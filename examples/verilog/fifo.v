==> flow/design.v <==
`timescale 1ns / 1ps
`default_nettype none
module fifo #(
    parameter WIDTH = 4,
    parameter DEPTH = 4
)(
    input [WIDTH-1:0] data_in,
    input wire clk,
    input wire write,
    input wire read,
    output reg [WIDTH-1:0] data_out,
    output wire fifo_full,
    output wire fifo_empty,
    output wire fifo_not_empty,
    output wire fifo_not_full
);
    reg [WIDTH-1:0] memory [0:DEPTH-1];
    reg [$clog2(DEPTH)-1:0] write_ptr;
    reg [$clog2(DEPTH)-1:0] read_ptr;
    initial begin
        write_ptr = 0;
        read_ptr = 0;
        if ( WIDTH <= 0 ) begin
            $error("%m ** Illegal condition **, you used %d WIDTH", WIDTH);
        end
        if ( DEPTH <= 0) begin
            $error("%m ** Illegal condition **, you used %d DEPTH", DEPTH);
        end
    end  
    assign fifo_empty   = ( write_ptr == read_ptr ) ? 1'b1 : 1'b0;
    assign fifo_full    = ( write_ptr == (DEPTH-1) ) ? 1'b1 : 1'b0;
    assign fifo_not_empty = ~fifo_empty;
    assign fifo_not_full = ~fifo_full;
    always @ (posedge clk) begin
        if ( write ) begin
            memory[write_ptr] <= data_in;
        end
        if ( read ) begin
            data_out <= memory[read_ptr];
        end
    end
    always @ ( posedge clk ) begin
        if ( write ) begin
            write_ptr <= write_ptr + 1;
        end
        if ( read && fifo_not_empty ) begin
            read_ptr <= read_ptr + 1;
        end
    end
endmodule
* Tool chain data of fifo *
The steps from the RTL of fifo to its reports follow in flow order.
Lines are those of the file above, counted from 1.
Not given: --

design
  design top = fifo
  clock port = clk
  library = sky130hd
  library corner = tt_025C_1v80

* After elaboration *
Yosys after proc, flatten, opt, wreduce and memory -nomap, before mapping. Enables and synchronous resets that opt folds into registers are not counted as muxes. Memory bits, and registers merged into a memory's read port (data or address), are not among the register bits. Print and check cells are not counted. Equal cells are merged and count once.
Memory sizes are those after Yosys's memory passes, which may raise the word count (mostly to a power of two), join words into wider ones and drop unused or constant bits.

operators by class
  mux-type cells = 5
  add/subtract/negate cells = 2
  shifts and indexed selects = 0
  bitwise logic cells = 2
  $lt $le $gt $ge = 0
  divide/modulo/power cells = 0
  equal/unequal tests = 2
  $mul = 0
  reductions and logical operators = 1

operators with widths
  operator                                                        number
  2-bit by 1-bit adder with 2-bit output (second input constant)  2
  4-bit two-way mux                                               1
  1-bit two-way mux                                               3
  1-bit inverter                                                  2
  2-bit == test                                                   1
  2-bit == test (second input constant)                           1
  2-bit two-way mux                                               1
  1-bit logical AND                                               1

bit counts
  register bits = 4
  bits in latches = 0
  input port bits = 7
  bits in writable memories = 16
  clocked read ports x word width = 4
  cells after elaboration = 15
  bits in read-only memories = 0
  output and inout port bits = 8
  memories = 1

memory list
  memory  depth  width  rd ports  write ports  line  text
  memory  4      4      1         1            17    reg [WIDTH-1:0] memory [0:DEPTH-1];

* Logic depth *
Yosys ltp: most cells in a row. Word level: on the elaborated netlist, between registers, memories and ports. Mapped: between sequential cells and ports; inverters and the memories' decode and read muxes count.

logic depth
  depth in word-level cells = 4
  ABC_AREA = 0
  gate-level depth with buffers = 3
  mapped depth without buffers = 3

* Netlist *
The flow's flattened synthesis, as Yosys stat reports it; memories are mapped. The netlist is that of the ABC_AREA named above (0 if unset); the other value can give another one.

synthesis totals
  cell count = 48
  buffers = 2
  cell area after synthesis = 960.9 µm²
  mapped flip-flops = 24

cell types
  cell                       number
  sky130_fd_sc_hd__edfxtp_1  24
  sky130_fd_sc_hd__mux4_2    4
  sky130_fd_sc_hd__ha_1      4
  sky130_fd_sc_hd__and2_1    5
  sky130_fd_sc_hd__xnor2_1   2
  sky130_fd_sc_hd__inv_1     4
  sky130_fd_sc_hd__buf_6     1
  sky130_fd_sc_hd__xor2_1    1
  sky130_fd_sc_hd__a21boi_0  1
  sky130_fd_sc_hd__buf_2     1
  sky130_fd_sc_hd__nand2_1   1

* Path before layout *
Path of least setup slack by OpenSTA after synthesis, without wires, with an ideal clock, recovery checks aside; 20% of the period is set as input and as output delay. Where synthesis merged equal registers, the netlist keeps one of their names.

timing post-synthesis
  kind = register -> register
  from = register read_ptr[0]
  to = register read_ptr[0]
  slack = -0.037 ns
  setup time = 0.329 ns
  required time = 0.851 ns
  buffers on the path = 1
  data arrival time = 0.888 ns
  clock period = 1.18 ns
  stages on the path = 4
  delay of the path = 1.217 ns
  synthesis period reached = 1.217 ns

"delay of the path" is the arrival time less input delay plus setup time.
"stages on the path" counts driving pins, that of a launching flip-flop among them; a cell with two outputs on the path counts twice.
"synthesis period reached" is the clock period less the worst setup slack; recovery checks do not enter. This is arithmetic on one report: input and output delays are still those of the set period (20% each).
The rows between start and end are the longest chain of elaborated cells between them; the timing report does not say that the signal goes this way. Where chains are equally long, one stands for them.
Each line given opens the expression or statement behind the cell; cells for indexed reads and writes are added by Yosys, which also makes memories of some case tables.
Only ways into the end's enable, where the timed path ends, are counted here.

between the ends, post-synthesis
  cell sequence = sky130_fd_sc_hd__edfxtp_1 > sky130_fd_sc_hd__buf_6 > sky130_fd_sc_hd__xnor2_1 > sky130_fd_sc_hd__a21boi_0
  length of the longest elaborated chain = 4
  elaborated cells between the ends (all ways) = 4
  source lines of those cells = 3
  classes of those cells = 1 x eq/ne; 1 x mux; 1 x logic; 1 x reduce/logical

ends and longest elaborated chain, post-synthesis
  item               line  text
  from (decl)        19    reg [$clog2(DEPTH)-1:0] read_ptr;
  from (assign)      47    read_ptr <= read_ptr + 1;
  2-bit == test      30    assign fifo_empty   = ( write_ptr == read_ptr ) ? 1'b1 : 1'b0;
  1-bit two-way mux  30
  1-bit inverter     32    assign fifo_not_empty = ~fifo_empty;
  1-bit logical AND  46    if ( read && fifo_not_empty ) begin
  to (assign)        47
  to (decl)          19

* Path in the finished layout *
From the final timing report of entry A: the path of least setup slack in the routed layout; clock arrival at registers is part of the times.

timing after layout
  kind = register -> output
  from = register read_ptr[1]
  to = output fifo_empty
  required time = 1.83 ns
  slack = 0.10 ns
  buffers on the path = 1
  clock period = 2.29 ns
  data arrival time = 1.73 ns
  stages on the path = 4
  external output delay = 0.46 ns

The rows between start and end are the longest chain of elaborated cells between them; the timing report does not say that the signal goes this way. Where chains are equally long, one stands for them.

between the ends, after layout
  cell sequence = sky130_fd_sc_hd__edfxtp_1 > sky130_fd_sc_hd__xnor2_1 > sky130_fd_sc_hd__and2_1 > sky130_fd_sc_hd__clkdlybuf4s50_1
  length of the longest elaborated chain = 2
  elaborated cells between the ends (all ways) = 2
  source lines of those cells = 1
  classes of those cells = 1 x eq/ne; 1 x mux

ends and longest elaborated chain, after layout
  item               line  text
  from (decl)        19    reg [$clog2(DEPTH)-1:0] read_ptr;
  from (assign)      47    read_ptr <= read_ptr + 1;
  2-bit == test      30    assign fifo_empty   = ( write_ptr == read_ptr ) ? 1'b1 : 1'b0;
  1-bit two-way mux  30
  to (decl)          13    output wire fifo_empty,

# Flow runs of fifo

Design fifo on sky130hd. What follows are 2 stored runs of the flow, each under its own settings; their order means nothing. The constraints put input and output delay at 20% of the set period each and load the outputs with 0.01 pF.
"achieved clock period (ns)" means the clock period less the worst setup slack. The figure is calculated, with input and output delays left at 20% of the set period.
By "worst setup path time (ns)" is meant the share of the clock period that the worst setup path is allowed (20% is reserved at inputs, 20% at outputs), minus its slack. Clock arrival times at its registers enter into it.
"finish__power__total": no workload was simulated; the value follows from the tool's default switching activity.

settings of entry A
{
  "period_ns": 2.29,
  "CORE_UTILIZATION": 41,
  "SETUP_SLACK_MARGIN": -0.03,
  "CELL_PAD_IN_SITES_GLOBAL_PLACEMENT": 3,
  "CAP_MARGIN": 0,
  "MIN_ROUTING_LAYER": "met1",
  "CORE_MARGIN": 2,
  "SLEW_MARGIN": 20
}
report of entry A
yosys chip area after synthesis (um^2): 960.9
finish__design__die__area: 2746.8
finish__design__instance__area__stdcell: 1194.9
finish__design__instance__utilization: 0.5402
finish__timing__setup__ws: 0.104
finish__timing__setup__tns: 0.000
finish__timing__hold__ws: 0.666
finish__power__total: 9.887e-04
achieved clock period (ns): 2.186
worst setup path time (ns): 1.73
worst setup path kind: register -> output

settings of entry B
{
  "period_ns": 0.925,
  "CORE_UTILIZATION": 50,
  "PLACE_DENSITY_LB_ADDON": 0.08,
  "CORE_ASPECT_RATIO": 0.79,
  "TNS_END_PERCENT": 50,
  "GPL_TIMING_DRIVEN": 1,
  "GPL_ROUTABILITY_DRIVEN": 0,
  "CTS_CLUSTER_SIZE": 13,
  "CAP_MARGIN": 20,
  "CORE_MARGIN": 2,
  "SLEW_MARGIN": 20
}
report of entry B
yosys chip area after synthesis (um^2): 960.9
finish__design__die__area: 2290.9
finish__design__instance__area__stdcell: 1341.3
finish__design__instance__utilization: 0.7224
finish__timing__setup__ws: -0.581
finish__timing__setup__tns: -12.101
finish__timing__hold__ws: 0.494
finish__power__total: 2.588e-03
achieved clock period (ns): 1.506
worst setup path time (ns): 1.32
worst setup path kind: register -> output
